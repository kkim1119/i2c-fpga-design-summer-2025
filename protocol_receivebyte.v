==> flow/design.v <==
`timescale 1ns / 1ps
module protocol_receivebyte(
    input clk,                   
    input receivebyte_flag,      
    input read_write,            
    input reset,                 
    input sda_read,              
    output reg scl_en,           
    output reg[7:0] data_read,   
    output reg complete,         
    output reg error            
    );
    parameter[9:0] CLK_CYCLES    = 500;        
    parameter[3:0] IDLE          = 4'd0;       
    parameter[3:0] COUNTER_RESET = 4'd1;       
    parameter[3:0] SETUP         = 4'd2;       
    parameter[3:0] POSEDGE       = 4'd3;       
    parameter[3:0] COLLECT       = 4'd4;       
    parameter[3:0] COMPLETE_CLK  = 4'd5;       
    parameter[3:0] ACK           = 4'd6;       
    parameter[3:0] ACK_FIN       = 4'd7;       
    parameter[3:0] DONE          = 4'd8;       
    parameter[3:0] ERROR         = 4'd9;       
    reg[8:0] data;
    reg[9:0] clk_counter;        
    reg[3:0] bit_counter;        
    reg[3:0] current_state, next_state;
    always @(*) begin
        case (current_state) 
            IDLE: begin 
                if(receivebyte_flag) begin
                    next_state = SETUP;
                end
                else next_state = IDLE;
            end
            COUNTER_RESET: begin
                next_state = SETUP;
            end
            SETUP: begin
                if(clk_counter == CLK_CYCLES) next_state = POSEDGE;
                else next_state = SETUP;
            end
            POSEDGE: begin
                next_state = COLLECT;
            end
            COLLECT: begin
                next_state = COMPLETE_CLK;
            end
            COMPLETE_CLK: begin
                if(clk_counter == CLK_CYCLES*2) begin
                    if(bit_counter == 9) next_state = ACK;
                    else next_state = COUNTER_RESET;
                end 
                else next_state = COMPLETE_CLK;
            end
            ACK: begin
                case ({read_write, data[0]})
                    2'b00: begin
                        next_state = ACK_FIN;         
                    end
                    2'b01: begin
                        next_state = ERROR;       
                    end
                    2'b10: begin
                        next_state = ERROR;       
                    end
                    2'b11: begin
                        next_state = ACK_FIN;         
                    end
                    default: begin
                        next_state = ACK;            
                    end
                endcase 
            end
            ACK_FIN: begin
                if(clk_counter == (CLK_CYCLES/2)) begin
                    next_state = DONE;
                end
                else next_state = ACK_FIN;
            end
            DONE: begin
                next_state = IDLE;
            end
            ERROR: begin
                next_state = IDLE;
            end
            default: begin
                next_state = IDLE;
            end
        endcase
    end
    always @(posedge clk or posedge reset) begin
        if(reset) begin
            clk_counter   <= 10'd0;
            bit_counter   <= 4'd0;
            current_state <= IDLE;
            scl_en <= 1'b1;
            data_read <= 8'd0;
            complete <= 1'b0;
            error <= 1'b0;
        end
        else begin
            current_state <= next_state;
            case (current_state) 
                IDLE: begin
                    clk_counter <= 10'd0;
                    bit_counter <= 4'd0;
                    complete <= 1'b0;
                    error <= 1'b0;
                    scl_en <= 1'b0;
                    data <= 9'h1FF;
                end
                COUNTER_RESET: begin
                    clk_counter <= 10'd0;
                end
                SETUP: begin
                    clk_counter <= clk_counter + 1;
                    scl_en <= 1'b0;
                end
                POSEDGE: begin
                    bit_counter <= bit_counter + 1;
                    clk_counter <= clk_counter + 1;
                    scl_en <= 1'b1;
                end
                COLLECT: begin
                    clk_counter <= clk_counter + 1;
                    data <= {data[7:0], sda_read};
                end
                COMPLETE_CLK: begin
                    clk_counter <= clk_counter + 1;
                end
                ACK: begin
                    bit_counter <= 4'd0;
                    clk_counter <= 10'd0;
                    scl_en <= 1'b0;
                end
                ACK_FIN: begin
                    clk_counter <= clk_counter + 1;
                end
                DONE: begin
                    data_read <= data[8:1];
                    complete <= 1'b1;
                    scl_en <= 1'b1;
                end
                ERROR: begin
                    scl_en <= 1'b1;
                    error <= 1'b1;
                end
                default: begin
                    clk_counter <= 10'd0;
                    bit_counter <= 4'd0;
                    scl_en <= 1'b1;
                    data_read <= 8'd0;
                    complete <= 1'b0;
                    error <= 1'b0;
                end
            endcase
        end
    end
endmodule
Reports on protocol_receivebyte
What the tools print for protocol_receivebyte, step after step.
Line numbers count from 1 in the design file above.
Library cell names are shortened.
The mark n/a stands for no value.

set-up
  top = protocol_receivebyte
  clock port = clk
  library = sky130hd
  library corner = tt_025C_1v80

Elaborated design
Source: Yosys, flattened and elaborated, memories not mapped. Widths are those after wreduce. Registers that Yosys merges into a memory's read port (data or address) are not register bits. Print and check cells do not count. Equal cells are merged and count once.

word-level totals
  elaborated cells = 55
  RAM bits = 0
  clocked read ports x word width = 0
  bits of input ports = 5
  ROM bits = 0
  register bits after elaboration = 38
  memories kept = 0
  bits in latches = 0

operators by class
  divide/modulo/power cells = 0
  muxes and demuxes = 14
  shift-type cells = 0
  bitwise gates (word level) = 1
  reductions and logical operators = 14
  $add $sub $neg = 2
  order comparisons = 0
  multiply operators = 0
  equality and inequality tests = 16

operator list
  cell                                           number
  parallel mux 4 bit (select 8 bit)              1
  parallel mux 10 bit (select 2 bit)             1
  parallel mux 9 bit (select 2 bit)              1
  equality test 4 x 3 -> 1 bit with constant B   4
  OR reduction 8 bit                             2
  parallel mux 8 bit (select 2 bit)              1
  parallel mux 4 bit (select 2 bit)              2
  equality test 4 bit with constant B            3
  adder 10 x 1 -> 10 bit with constant B         1
  equality test 10 bit with constant B           1
  equality test 10 x 8 -> 1 bit with constant B  1
  equality test 10 x 9 -> 1 bit with constant B  1
  OR reduction 9 bit                             1
  equality test 4 x 2 -> 1 bit with constant B   2
  OR reduction 7 bit                             1
  OR reduction 2 bit                             3
  2-to-1 mux 3 bit                               2
  parallel mux 1 bit (select 2 bit)              3
  OR reduction 5 bit                             1
  equality test 2 bit with constant B            2
  adder 4 x 1 -> 4 bit with constant B           1
  equality test 4 x 1 -> 1 bit with constant B   1
  zero test 4 bit                                1
  OR reduction 4 bit                             1
  2-to-1 mux 4 bit                               1
  OR reduction 3 bit                             1
  equality test 2 x 1 -> 1 bit with constant B   1
  zero test 2 bit                                1

Not listed: further kinds 5, cells in them 5.

Depth
Longest topological path by Yosys (ltp), each cell counted once; first at word level (registers and memories cut), then after technology mapping (sequential cells cut; the memories' decode and read muxes count).

logic depth
  word-level depth = 4
  ABC_AREA = 1
  depth in mapped cells = 9
  mapped depth without buffers = 8

Mapped cells and area
Yosys stat after the flow's synthesis: flattened, memories mapped to cells. It holds for the ABC_AREA given above (unset counts as 0); a run with the other value may have another netlist.

synthesis totals
  mapped area = 2137.0 sq um
  sequential part of the area = 1148.6 sq um
  buffer cells = 4
  mapped flip-flops = 44
  cell count = 232

cell types
  type      number  total area (sq um)
  dfrtp_1   33      825.792
  edfxtp_1  9       270.259
  nand2_1   51      191.434
  inv_1     27      101.347
  nor2_1    19      71.318
  o21ai_2   8       70.067
  nand3_1   13      65.062
  ha_1      5       62.56
  nor2_4    5       56.304
  or2_2     9       56.304
  dfstp_2   2       52.55
  nand4_1   7       43.792
  nor3_1    7       35.034
  o21ai_0   7       35.034
  a21oi_1   6       30.029
  nand2_2   4       25.024
  buf_6     2       22.522
  nand2_4   2       22.522

Not listed: further types 8, cells in them 16.

Timing after synthesis
OpenSTA on the mapped netlist: ideal clock, no wires. The path of least setup slack (recovery checks aside). Input and output delay are each 20% of the period. Register names are those of the netlist, which keeps one name where synthesis merged equal registers.

timing after synthesis
  path type = register to register
  start point = register current_state
  end point = register data[0]
  clock period = 2.65 ns
  stages on the path = 3
  data arrival time = 1.070 ns
  data required time = 2.272 ns
  buffers on the path = 0
  path delay = 1.448 ns
  path slack = 1.202 ns
  period reached after synthesis = 1.448 ns

"path delay" is the arrival time less input delay plus setup time.
"stages on the path": output pins that drive a net of the path, with the launching flip-flop's if there is one; two outputs of one cell count as two.
"period reached after synthesis" is the clock period less the worst setup slack; recovery checks do not enter. This is arithmetic on one report: input and output delays are still those of the set period (20% each).
An end named without its bit number is one bit of that signal or, where synthesis recoded a state register, one of its new flip-flops.

between the ends, after synthesis
  path through = dfstp_2 -> inv_1 -> a21oi_1

RTL lines, path after synthesis
  what             line  source
  start, declared  27    reg[3:0] current_state, next_state;
  start, assigned  96    current_state <= IDLE;
  start, assigned  103   current_state <= next_state;
  end, assigned    111   data <= 9'h1FF;
  end, assigned    127   data <= {data[7:0], sda_read};
  end, declared    24    reg[8:0] data;

Chain of elaborated cells between the ends: none given.

Timing after layout
From the final timing report of stored run 1: the path of least setup slack in the routed layout; clock arrival at registers is part of the times.

timing after layout
  path type = register to output
  start point = register scl_en
  end point = output port scl_en
  buffers on the path = 1
  data arrival time = 1.17 ns
  clock period = 1.55 ns
  path slack = 0.07 ns
  stages on the path = 2
  data required time = 1.24 ns
  external output delay = 0.31 ns

A register here has more assigning lines than the two given.

between the ends, after layout
  path through = dfstp_2 -> dlygate4sd2_1
  cells in the longest elaborated chain = 0
  elaborated cells on any way between the ends = 0
  source lines of those cells = 0

RTL lines, path after layout
  what             line  source
  start, declared  8     output reg scl_en,
  start, assigned  97    scl_en <= 1'b1;
  start, assigned  110   scl_en <= 1'b0;
  end, declared    8

Wiki page: protocol_receivebyte / flow data

Settings and measured results of 2 stored flow runs for module protocol_receivebyte (sky130hd), not sorted in any way. The constraints put input and output delay at 20% of the set period each and load the outputs with 0.01 pF.
"achieved clock period (ns)": clock period set for the run, less the worst setup slack. It is reckoned from that one timing run; input and output delays stay at 20% of the period that was set.
By "worst setup path time (ns)" is meant the share of the clock period that the worst setup path is allowed (20% is reserved at inputs, 20% at outputs), minus its slack. Clock arrival times at its registers enter into it.
"finish__power__total" is the tool's figure for a default switching activity; nothing was simulated.

settings of stored run 1
{
  "period_ns": 1.55,
  "CORE_UTILIZATION": 67,
  "PLACE_DENSITY_LB_ADDON": 0.15,
  "CORE_ASPECT_RATIO": 1.13,
  "CORE_MARGIN": 9,
  "ABC_AREA": 1,
  "CTS_CLUSTER_SIZE": 71,
  "SLEW_MARGIN": 25,
  "MAX_ROUTING_LAYER": "met5",
  "CAP_MARGIN": 20
}
report of stored run 1
yosys chip area after synthesis (um^2): 2137.0
finish__design__die__area: 5550.6
finish__design__instance__area__stdcell: 2363.5
finish__timing__setup__ws: 0.073
finish__timing__setup__tns: 0.000
finish__timing__hold__ws: 0.283
finish__power__total: 2.367e-03
achieved clock period (ns): 1.477
worst setup path time (ns): 1.17
worst setup path kind: register to output

settings of stored run 2
{
  "period_ns": 1.54,
  "CORE_UTILIZATION": 41,
  "SETUP_SLACK_MARGIN": 0.4,
  "PLACE_DENSITY_LB_ADDON": 0.04,
  "CORE_ASPECT_RATIO": 1.23,
  "CORE_MARGIN": 7,
  "CELL_PAD_IN_SITES_GLOBAL_PLACEMENT": 0,
  "TNS_END_PERCENT": 35,
  "GPL_ROUTABILITY_DRIVEN": 1,
  "CAP_MARGIN": 5,
  "MIN_ROUTING_LAYER": "met2",
  "SLEW_MARGIN": 20
}
report of stored run 2
yosys chip area after synthesis (um^2): 2044.5
finish__design__die__area: 7170.1
finish__design__instance__area__stdcell: 2630.0
finish__timing__setup__ws: -0.099
finish__timing__setup__tns: -1.267
finish__timing__hold__ws: 0.390
finish__power__total: 1.921e-03
achieved clock period (ns): 1.639
worst setup path time (ns): 1.64
worst setup path kind: register to register
