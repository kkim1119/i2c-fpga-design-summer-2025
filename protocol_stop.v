==> flow/design.v <==
`timescale 1ns / 1ps
module protocol_stop(
    input clk,                   
    input stop_flag,            
    input reset,                 
    output reg scl_en,           
    output reg sda_en,           
    output reg complete          
    );
    reg[2:0] current_state, next_state;
    parameter[2:0] IDLE           = 3'd0;     
    parameter[2:0] DRIVE_SCL_LOW  = 3'd1;     
    parameter[2:0] DRIVE_SDA_LOW  = 3'd2;     
    parameter[2:0] DRIVE_SCL_HIGH = 3'd3;     
    parameter[2:0] SCL_HOLD_HIGH  = 3'd4;     
    parameter[2:0] DRIVE_SDA_HIGH = 3'd5;     
    parameter[2:0] DONE           = 3'd6;     
    reg[9:0] hold_counter;
    always @(*) begin
        case (current_state)
            IDLE: begin
                if(stop_flag) begin
                    next_state = DRIVE_SCL_LOW;
                end
                else next_state = IDLE;
            end
            DRIVE_SCL_LOW: begin
                next_state = DRIVE_SDA_LOW;
            end
            DRIVE_SDA_LOW: begin
                if(hold_counter == 10'd499) next_state = DRIVE_SCL_HIGH;
                else next_state = DRIVE_SDA_LOW;
            end
            DRIVE_SCL_HIGH: begin
                next_state = SCL_HOLD_HIGH;
            end
            SCL_HOLD_HIGH: begin
                if(hold_counter == 10'd499) next_state = DRIVE_SDA_HIGH;
                else next_state = SCL_HOLD_HIGH;                
            end
            DRIVE_SDA_HIGH: begin
                next_state = DONE;            
            end
            DONE: begin
                if(hold_counter == 10'd499) begin
                    next_state = IDLE;
                end
                else next_state = DONE;
            end
            default: begin
                next_state = IDLE;
            end
        endcase
    end
    always @(posedge clk or posedge reset) begin
        if(reset) begin
            current_state <= IDLE;
            hold_counter <= 0;
            scl_en <= 1;
            sda_en <= 1;
            complete <= 0;
        end
        else begin
            current_state <= next_state;
            case (current_state)
                IDLE: begin
                    hold_counter <= 0;
                    scl_en <= 0;
                    sda_en <= 1;
                    complete <= 0;
                end
                DRIVE_SCL_LOW: begin
                    hold_counter <= 0;
                    scl_en <= 0;
                    sda_en <= 1;
                    complete <= 0;
                end
                DRIVE_SDA_LOW: begin
                    hold_counter <= hold_counter + 1;
                    scl_en <= 0;
                    sda_en <= 0;
                    complete <= 0;
                end
                DRIVE_SCL_HIGH: begin
                    hold_counter <= 0;
                    scl_en <= 1;
                    sda_en <= 0;
                    complete <= 0;
                end
                SCL_HOLD_HIGH: begin
                    hold_counter <= hold_counter + 1;
                    scl_en <= 1;
                    sda_en <= 0;
                    complete <= 0;
                end
                DRIVE_SDA_HIGH: begin
                    hold_counter <= 0;
                    scl_en <= 1;
                    sda_en <= 1;
                    complete <= 0;
                end
                DONE: begin
                    hold_counter <= hold_counter + 1;
                    scl_en <= 1;
                    sda_en <= 1;
                    complete <= (hold_counter == 10'd499);
                end
                default: begin
                    hold_counter <= 0;
                    scl_en <= 1;
                    sda_en <= 1;
                    complete <= 0;
                end
            endcase
        end
    end
endmodule
* Tool chain data of protocol_stop
Tool output for the design above, in the order of the flow. Lines are those of the file above, counted from 1. Operators: Yosys type, input widths -> output width; for muxes data width and select width s. Library cell names are shortened. Not given: n/a
Set-up: top protocol_stop, clock input clk, library sky130hd, timing corner tt_025C_1v80

* After elaboration
Yosys after proc, flatten, opt, wreduce and memory -nomap, before mapping. Enables and synchronous resets that opt folds into registers are not counted as muxes. Memory bits, and registers merged into a memory's read port (data or address), are not among the register bits. Print and check cells are not counted.
Operators by class: add/subtract/negate cells 1, equal/unequal tests 7, muxes and demuxes 9, reduce/logical cells 4
Operators by type and width (number):
- $pmux 3 s7 | 1
- $add 10x1->10 const B | 1
- $eq 10x9->1 const B | 1
- $mux 10 | 1
- $eq 3x3->1 const B | 3
- $reduce_or 3->1 | 3
- $eq 3x2->1 const B | 2
- $mux 1 | 6
- $eq 3x1->1 const B | 1
- $logic_not 3->1 | 1
- $mux 3 | 1
Word-level totals: register bits after elaboration 16, input port bits 3, output and inout bits 3, word-level cells 26

* Depth
Yosys ltp: most cells in a row. Word level: on the elaborated netlist, between registers, memories and ports. Mapped: between sequential cells and ports; inverters and the memories' decode and read muxes count.
Logic depth: depth in word-level cells 3, ABC_AREA 1, gate-level depth with buffers 6, gate-level depth less buffers 6

* After synthesis
The flow's flattened synthesis, as Yosys stat reports it; memories are mapped. The netlist is that of the ABC_AREA named above (0 if unset); the other value can give another one.
Cells by type:
- dfrtp_1 | number 17, total area 425.408 um2
- nand2_1 | number 23, total area 86.333 um2
- dfstp_2 | number 3, total area 78.826 um2
- inv_1 | number 17, total area 63.811 um2
- nor2_1 | number 14, total area 52.55 um2
- nor2_4 | number 3, total area 33.782 um2
- a21oi_1 | number 5, total area 25.024 um2
- nand4_4 | number 1, total area 21.27 um2
- nand3_4 | number 1, total area 17.517 um2
- nor3_1 | number 3, total area 15.014 um2
- ha_1 | number 1, total area 12.512 um2
- nand3_2 | number 1, total area 10.01 um2
- o21ai_0 | number 2, total area 10.01 um2
- nor3b_1 | number 1, total area 7.507 um2
- nand2_2 | number 1, total area 6.256 um2
- nand4_1 | number 1, total area 6.256 um2
- nor2_2 | number 1, total area 6.256 um2
- nand3_1 | number 1, total area 5.005 um2
Mapped netlist: mapped cells 96, synthesis area 883.3 um2, sequential part of the area 504.2 um2, mapped flip-flops 20, buffers 0

* Worst setup path after synthesis
Source: OpenSTA report_checks on the synthesized netlist (no wires, ideal clock, input and output delay 20% of the period each), path of least setup slack; recovery checks are left aside. Register names are those of the netlist, which keeps one name where synthesis merged equal registers.
Path post-synthesis: path kind register to register, start point reg hold_counter[0], end point reg hold_counter[6], clock period 1.76 ns, library setup time 0.118 ns, launch time at the first pin 0.000 ns, data arrival time 0.944 ns, data required time 1.642 ns, path slack 0.698 ns, delay of the path 1.062 ns, stages 6, buffers on the path 0, synthesis period reached 1.062 ns
"delay of the path" is the arrival time less input delay plus setup time. "stages": output pins that drive a net of the path, with the launching flip-flop's if there is one; two outputs of one cell count as two. "synthesis period reached" = period - worst setup slack (recovery checks aside). The figure is calculated, with input and output delays left at 20% of the set period. Between the ends stands the longest chain of elaborated cells between them, by number of cells; it is not shown to be the way that was timed. Of several equally long chains one is given. A line is the first line of the expression or statement that the cell stems from. Yosys adds cells for indexed reads and writes and turns some case tables into memories. At most two assigning lines are given for a register; there are more.
Between the ends, post-synthesis: cell sequence dfrtp_1 ha_1 nand2_1 nor2_4 a21oi_1 nor2_1, cells in the longest elaborated chain 2, elaborated cells on any way between the ends 2, those cells by class add/sub (1); mux (1)
RTL lines, path post-synthesis:
- start: declaration | RTL line 18 | reg[9:0] hold_counter;
- start: assignment | RTL line 79 | hold_counter <= hold_counter + 1;
- start: assignment | RTL line 91 | hold_counter <= hold_counter + 1;
- $add 10x1->10 | RTL line 103 | hold_counter <= hold_counter + 1;
- $mux 10 | RTL line 65 | case (current_state)
- end: assignment | RTL line 79
- end: assignment | RTL line 91
- end: declaration | RTL line 18

* Timing after layout
From the final timing report of flow run 1: the path of least setup slack in the routed layout; clock arrival at registers is part of the times.
Path after layout: path kind register to output, start point reg sda_en, end point out sda_en, clock period 1.1 ns, external output delay 0.22 ns, launch time at the first pin 0.29 ns, data arrival time 0.93 ns, data required time 0.88 ns, path slack -0.05 ns, stages 2, buffers on the path 1
At most two assigning lines are given for a register; there are more.
Between the ends, after layout: cell sequence dfstp_2 buf_6, cells in the longest elaborated chain 0, elaborated cells on any way between the ends 0, RTL lines with such cells 0
RTL lines, path after layout:
- start: declaration | RTL line 7 | output reg sda_en,
- start: assignment | RTL line 60 | sda_en <= 1;
- start: assignment | RTL line 69 | sda_en <= 1;
- end: declaration | RTL line 7

Appendix: measured runs

Settings and measured results of 2 stored flow runs for module protocol_stop (sky130hd), not sorted in any way. The constraints put input and output delay at 20% of the set period each and load the outputs with 0.01 pF.
"reached clock period" is the run's clock period less its worst setup slack. It is reckoned from that one timing run; input and output delays stay at 20% of the period that was set.
By "time used up by the worst setup path" is meant the share of the clock period that the worst setup path is allowed (20% is reserved at inputs, 20% at outputs), minus its slack. Clock arrival times at its registers enter into it.

[flow run 1] flow files
==> flow/run.sh <==
#!/bin/bash
# the make line also repeats the synthesis and layout settings of config.mk as NAME=value (left out here)
make -C /OpenROAD-flow-scripts/flow DESIGN_CONFIG=/design/flow/config.mk WORK_HOME=/design/flow/orfs CLKGATE_MAP_FILE= finish
==> flow/config.mk <==
export PLATFORM = sky130hd
export DESIGN_NAME = protocol_stop
export DESIGN_NICKNAME = protocol_stop
export VERILOG_FILES = /design/flow/design.v
export SDC_FILE = /design/flow/constraint.sdc
export NUM_CORES = 4
export LEC_CHECK = 0
export ABC_AREA = 1
export CAP_MARGIN = 35
export CELL_PAD_IN_SITES_GLOBAL_PLACEMENT = 0
export CORE_MARGIN = 4
export CORE_UTILIZATION = 35
export GPL_TIMING_DRIVEN = 1
export MAX_ROUTING_LAYER = met5
export SLEW_MARGIN = 20
==> flow/constraint.sdc <==
create_clock -name core_clock -period 1.1 [get_ports {clk}]
set_input_delay 0.2200 -clock core_clock [delete_from_list [all_inputs] [get_ports {clk}]]
set_output_delay 0.2200 -clock core_clock [all_outputs]
set_load 0.01 [all_outputs]

[flow run 1] result: netlist area reported by Yosys 883.3 um2; die outline area 3,391.3 um2; post-route utilization 47.4%; worst setup slack after layout -0.045 ns; final setup TNS -0.124 ns; reached clock period 1.145 ns; time used up by the worst setup path 0.93 ns; critical path type register to output

[flow run 2] flow files
==> flow/run.sh <==
#!/bin/bash
# the make line also repeats the synthesis and layout settings of config.mk as NAME=value (left out here)
make -C /OpenROAD-flow-scripts/flow DESIGN_CONFIG=/design/flow/config.mk WORK_HOME=/design/flow/orfs CLKGATE_MAP_FILE= finish
==> flow/config.mk <==
export PLATFORM = sky130hd
export DESIGN_NAME = protocol_stop
export DESIGN_NICKNAME = protocol_stop
export VERILOG_FILES = /design/flow/design.v
export SDC_FILE = /design/flow/constraint.sdc
export NUM_CORES = 4
export LEC_CHECK = 0
export ABC_AREA = 0
export CAP_MARGIN = 20
export CELL_PAD_IN_SITES_DETAIL_PLACEMENT = 2
export CORE_MARGIN = 2
export CORE_UTILIZATION = 32
export CTS_CLUSTER_DIAMETER = 39
export CTS_CLUSTER_SIZE = 76
export PLACE_DENSITY_LB_ADDON = 0.19
export SETUP_SLACK_MARGIN = 0.05
export SLEW_MARGIN = 35
export TNS_END_PERCENT = 50
==> flow/constraint.sdc <==
create_clock -name core_clock -period 2.32 [get_ports {clk}]
set_input_delay 0.4640 -clock core_clock [delete_from_list [all_inputs] [get_ports {clk}]]
set_output_delay 0.4640 -clock core_clock [all_outputs]
set_load 0.01 [all_outputs]

[flow run 2] result: netlist area reported by Yosys 815.8 um2; die outline area 2,969.2 um2; post-route utilization 39.2%; worst setup slack after layout 0.467 ns; final setup TNS 0.000 ns; reached clock period 1.853 ns; time used up by the worst setup path 1.39 ns; critical path type register to output
